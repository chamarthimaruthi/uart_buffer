==> flow/design.v <==
module fifo_rx (
    input        clk,            
    input        reset,          
    input        wr_en,          
    input        rd_en,          
    input  [8:0] din,           
    output reg [8:0] dout,      
    output       full,           
    output       empty           
);
    parameter DEPTH = 8;         
    parameter ADDR_WIDTH = 5;
    reg [8:0] mem [0:DEPTH-1];
    reg [ADDR_WIDTH:0] wr_ptr, rd_ptr;   
    assign full  = ((wr_ptr[ADDR_WIDTH-1:0] == rd_ptr[ADDR_WIDTH-1:0]) && 
                   (wr_ptr[ADDR_WIDTH] != rd_ptr[ADDR_WIDTH]));
    assign empty = (wr_ptr == rd_ptr);
    wire wr_valid = wr_en && !full;
    wire rd_valid = rd_en && !empty;
    always @(posedge clk) begin
        if (reset) begin
            wr_ptr <= 0;
            rd_ptr <= 0;
            dout   <= 0;
        end else begin
            if (wr_valid) begin
                mem[wr_ptr[ADDR_WIDTH-1:0]] <= din;
                wr_ptr <= wr_ptr + 1;
            end
            if (rd_valid) begin
                dout <= mem[rd_ptr[ADDR_WIDTH-1:0]];
                rd_ptr <= rd_ptr + 1;
            end
        end
    end
endmodule
# Step by step through the tools: fifo_rx
# The steps from the RTL of fifo_rx to its reports follow in flow order.
# Line numbers count from 1 in the design file above.
setup:
  top_module: "fifo_rx"
  clock: "clk"
  lib: "sky130hd"
  lib_corner: "tt_025C_1v80"

# Word-level counts
# Counts by Yosys on the flattened word-level netlist (proc, flatten, opt, wreduce; memories kept). Register bits leave out memories and registers merged into their read ports (data or address); mux counts leave out enables and synchronous resets folded into registers. Print and check cells are left out. Cells with the same type and inputs are merged into one.
# Memory sizes are those after Yosys's memory passes, which may raise the word count (mostly to a power of two), join words into wider ones and drop unused or constant bits.
bits:
  clocked_rd_ports_x_width: 9
  ramBits: 72
  n_memories: 1
  register_bits: 12
classes:
  n_reduce_logical: 5
  n_eq: 3
  addsub: 2
  n_mux: 6
mem_list:
  columns: ["name", "size", "word_bits", "read_ports", "write_ports", "line", "source"]
  rows:
  - ["mem", 8, 9, 1, 1, 13, "reg [8:0] mem [0:DEPTH-1];"]
op_table:
  columns: ["operator", "n"]
  rows:
  - ["9-bit 2-to-1 mux", 2]
  - ["6-bit by 1-bit adder with 6-bit output (second input constant)", 2]
  - ["6-bit == test", 1]
  - ["3-bit 2-to-1 mux", 2]
  - ["5-bit == test", 1]
  - ["1-bit logical AND", 3]
  - ["1-bit zero test", 2]
  - ["1-bit 2-to-1 mux", 2]
  - ["1-bit inequality test", 1]

# Logic depth
# Yosys ltp: most cells in a row. Word level: on the elaborated netlist, between registers, memories and ports. Mapped: between sequential cells and ports; inverters and the memories' decode and read muxes count.
logic_depth:
  depth_word: 6
  abc_area: 0
  mapped_depth: 7
  mapped_depth_nobuf: 5

# Synthesis result
# The flow's flattened synthesis, as Yosys stat reports it; memories are mapped. The netlist is that of the ABC_AREA named above (0 if unset); the other value can give another one.
# The area totals of this step are shown rounded.
synth_totals:
  cells: 253
  flip_flops: 93
  seqArea_um2: 2600
  n_buf: 15
  mapped_area_um2: 3800
types:
  columns: ["type", "n", "area_total_um2"]
  rows:
  - ["sky130_fd_sc_hd__edfxtp_1", 72, 2.16E+03]
  - ["sky130_fd_sc_hd__dfxtp_1", 21, 420.403]
  - ["sky130_fd_sc_hd__mux4_2", 9, 202.694]
  - ["sky130_fd_sc_hd__nor2_1", 36, 135.13]
  - ["sky130_fd_sc_hd__mux2i_1", 11, 110.106]
  - ["sky130_fd_sc_hd__mux2_2", 9, 101.347]
  - ["sky130_fd_sc_hd__a211oi_1", 9, 67.565]
  - ["sky130_fd_sc_hd__nor2b_1", 10, 62.56]
  - ["sky130_fd_sc_hd__xor2_1", 7, 61.309]
  - ["sky130_fd_sc_hd__o22ai_1", 9, 56.304]
  - ["sky130_fd_sc_hd__xnor2_1", 6, 52.55]
  - ["sky130_fd_sc_hd__a21oi_1", 7, 35.034]
  - ["sky130_fd_sc_hd__buf_2", 5, 25.024]
  - ["sky130_fd_sc_hd__ha_1", 2, 25.024]
  - ["sky130_fd_sc_hd__nand2b_1", 4, 25.024]
  - ["sky130_fd_sc_hd__nand4_1", 4, 25.024]
  - ["sky130_fd_sc_hd__nand2_1", 6, 22.522]
  - ["sky130_fd_sc_hd__and2_1", 3, 18.768]
# Not listed: further types 14, cells in them 23.

# Worst setup path after synthesis
# Path of least setup slack by OpenSTA after synthesis, without wires, with an ideal clock, recovery checks aside; 20% of the period is set as input and as output delay. Where synthesis merged equal registers, the netlist keeps one of their names.
synth_path:
  path_type: "flip-flop to flip-flop"
  from: "reg wr_ptr[1]"
  to: "mem mem[0][0]"
  path_slack_ps: 395
  arrival_time_ps: 1848
  delay_ps: 2235
  clock_period_ps: 2630
  launch_ps: 0
  driving_pins: 8
  required_time_ps: 2243
  period_less_setup_slack_ps: 2235
# "delay_ps" = arrival - input delay + setup time.
# "driving_pins": output pins that drive a net of the path, with the launching flip-flop's if there is one; two outputs of one cell count as two.
# "period_less_setup_slack_ps" is the clock period less the worst setup slack; recovery checks do not enter. This is arithmetic on one report: input and output delays are still those of the set period (20% each).
# The rows between start and end are the longest chain of elaborated cells between them; the timing report does not say that the signal goes this way. Where chains are equally long, one stands for them.
# Each line given opens the expression or statement behind the cell; cells for indexed reads and writes are added by Yosys, which also makes memories of some case tables.
# Only ways into the end's enable, where the timed path ends, are counted here.
synth_via:
  path_cell_list: "sky130_fd_sc_hd__dfxtp_1 -> sky130_fd_sc_hd__buf_2 -> sky130_fd_sc_hd__xor2_1 -> sky130_fd_sc_hd__nor4_2 -> sky130_fd_sc_hd__buf_6 -> sky130_fd_sc_hd__a21boi_1 -> sky130_fd_sc_hd__nand2_1 -> sky130_fd_sc_hd__nor3_1"
  elab_chain_len: 6
  cone_cells: 8
  lines_between: 4
  cone_classes: "1 x eq/ne; 4 x mux; 3 x reduce/logical"
synth_lines:
  columns: ["item", "line", "source"]
  rows:
  - ["start, declared", 14, "reg [ADDR_WIDTH:0] wr_ptr, rd_ptr;"]
  - ["start, assigned", 22, "wr_ptr <= 0;"]
  - ["start, assigned", 28, "wr_ptr <= wr_ptr + 1;"]
  - ["5-bit == test", 15, "assign full  = ((wr_ptr[ADDR_WIDTH-1:0] == rd_ptr[ADDR_WIDTH-1:0]) &&"]
  - ["1-bit logical AND", 15, null]
  - ["1-bit zero test", 18, "wire wr_valid = wr_en && !full;"]
  - ["1-bit logical AND", 18, null]
  - ["3-bit 2-to-1 mux", 26, "if (wr_valid) begin"]
  - ["3-bit 2-to-1 mux", 21, "if (reset) begin"]
  - ["end, declared", 13, "reg [8:0] mem [0:DEPTH-1];"]

# Timing after layout
# Path of least setup slack in the final report of run 1 (OpenROAD, finished layout, wires in). Where an end is a register, its clock arrival counts in the times.
# The report prints the path's times to 10 ps; the period is as set.
layout_path:
  path_type: "flip-flop to output port"
  from: "reg wr_ptr[4]"
  to: "out empty"
  path_slack_ps: -150
  output_delay_ps: 360
  launch_ps: 350
  clock_period_ps: 1790
  required_time_ps: 1430
  arrival_time_ps: 1580
  driving_pins: 5
# The rows between start and end are the longest chain of elaborated cells between them; the timing report does not say that the signal goes this way. Where chains are equally long, one stands for them.
layout_via:
  path_cell_list: "sky130_fd_sc_hd__dfxtp_2 -> sky130_fd_sc_hd__xor2_2 -> sky130_fd_sc_hd__nor4_4 -> sky130_fd_sc_hd__and2_1 -> sky130_fd_sc_hd__buf_2"
  elab_chain_len: 1
  cone_cells: 1
  lines_between: 1
  cone_classes: "1 x eq/ne"
layout_lines:
  columns: ["item", "line", "source"]
  rows:
  - ["start, declared", 14, "reg [ADDR_WIDTH:0] wr_ptr, rd_ptr;"]
  - ["start, assigned", 22, "wr_ptr <= 0;"]
  - ["start, assigned", 28, "wr_ptr <= wr_ptr + 1;"]
  - ["6-bit == test", 17, "assign empty = (wr_ptr == rd_ptr);"]
  - ["end, declared", 9, "output       empty"]

Subject: fifo_rx on sky130hd, stored results

Hello all,

Flow measurements of fifo_rx on sky130hd: 2 stored runs with different settings, listed in no order. Input and output delays are each 20% of the period that was set; the output load is 0.01 pF.
"clock_period_reached_ps" means the clock period less the worst setup slack. The figure is calculated, with input and output delays left at 20% of the set period.
"worstPathTime_ps" means the part of the period allowed to the worst setup path (the constraints hold back 20% at inputs and 20% at outputs) less its slack; where the path has registers, the arrival times of their clocks count too.
"fin_power_w" rests on the timing tool's default activity at the inputs, not on a simulated workload.
"worstPathTime_ps" is given in steps of 10 ps.
Values from the reports are rounded here.

--- run 1 ---
==> flow/run.sh <==
#!/bin/bash
# the make line also repeats the synthesis and layout settings of config.mk as NAME=value (left out here)
make -C /OpenROAD-flow-scripts/flow DESIGN_CONFIG=/design/flow/config.mk WORK_HOME=/design/flow/orfs CLKGATE_MAP_FILE= finish
==> flow/config.mk <==
export PLATFORM = sky130hd
export DESIGN_NAME = fifo_rx
export DESIGN_NICKNAME = fifo_rx
export VERILOG_FILES = /design/flow/design.v
export SDC_FILE = /design/flow/constraint.sdc
export NUM_CORES = 4
export LEC_CHECK = 0
export CAP_MARGIN = 20
export CORE_MARGIN = 2
export CORE_UTILIZATION = 67
export CTS_CLUSTER_SIZE = 27
export GPL_ROUTABILITY_DRIVEN = 0
export MAX_ROUTING_LAYER = met4
export PLACE_DENSITY_LB_ADDON = 0.28
export SETUP_SLACK_MARGIN = -0.05
export SLEW_MARGIN = 10
==> flow/constraint.sdc <==
create_clock -name core_clock -period 1.79 [get_ports {clk}]
set_input_delay 0.3580 -clock core_clock [delete_from_list [all_inputs] [get_ports {clk}]]
set_output_delay 0.3580 -clock core_clock [all_outputs]
set_load 0.01 [all_outputs]

==> results, as YAML <==
results:
  yosys.chip_area_um2: 3800
  total_die_area_um2: 6200
  finish.utilization_pct: 86
  worst_setup_slack_ps: -150
  fin_power_w: 0.0047
  clock_period_reached_ps: 1935
  worstPathTime_ps: 1580
  path_kind: "flip-flop to output port"

--- run 2 ---
==> flow/run.sh <==
#!/bin/bash
# the make line also repeats the synthesis and layout settings of config.mk as NAME=value (left out here)
make -C /OpenROAD-flow-scripts/flow DESIGN_CONFIG=/design/flow/config.mk WORK_HOME=/design/flow/orfs CLKGATE_MAP_FILE= finish
==> flow/config.mk <==
export PLATFORM = sky130hd
export DESIGN_NAME = fifo_rx
export DESIGN_NICKNAME = fifo_rx
export VERILOG_FILES = /design/flow/design.v
export SDC_FILE = /design/flow/constraint.sdc
export NUM_CORES = 4
export LEC_CHECK = 0
export ABC_AREA = 0
export CAP_MARGIN = 20
export CELL_PAD_IN_SITES_GLOBAL_PLACEMENT = 3
export CORE_MARGIN = 2
export CORE_UTILIZATION = 65
export CTS_CLUSTER_SIZE = 95
export GPL_TIMING_DRIVEN = 0
export HOLD_SLACK_MARGIN = -0.1
export PLACE_DENSITY = 0.74
export SETUP_SLACK_MARGIN = -0.07
export SLEW_MARGIN = 20
==> flow/constraint.sdc <==
create_clock -name core_clock -period 2.49 [get_ports {clk}]
set_input_delay 0.4980 -clock core_clock [delete_from_list [all_inputs] [get_ports {clk}]]
set_output_delay 0.4980 -clock core_clock [all_outputs]
set_load 0.01 [all_outputs]

==> results, as YAML <==
outcome: "unfinished; error GPL-0301 in placement"

Thanks
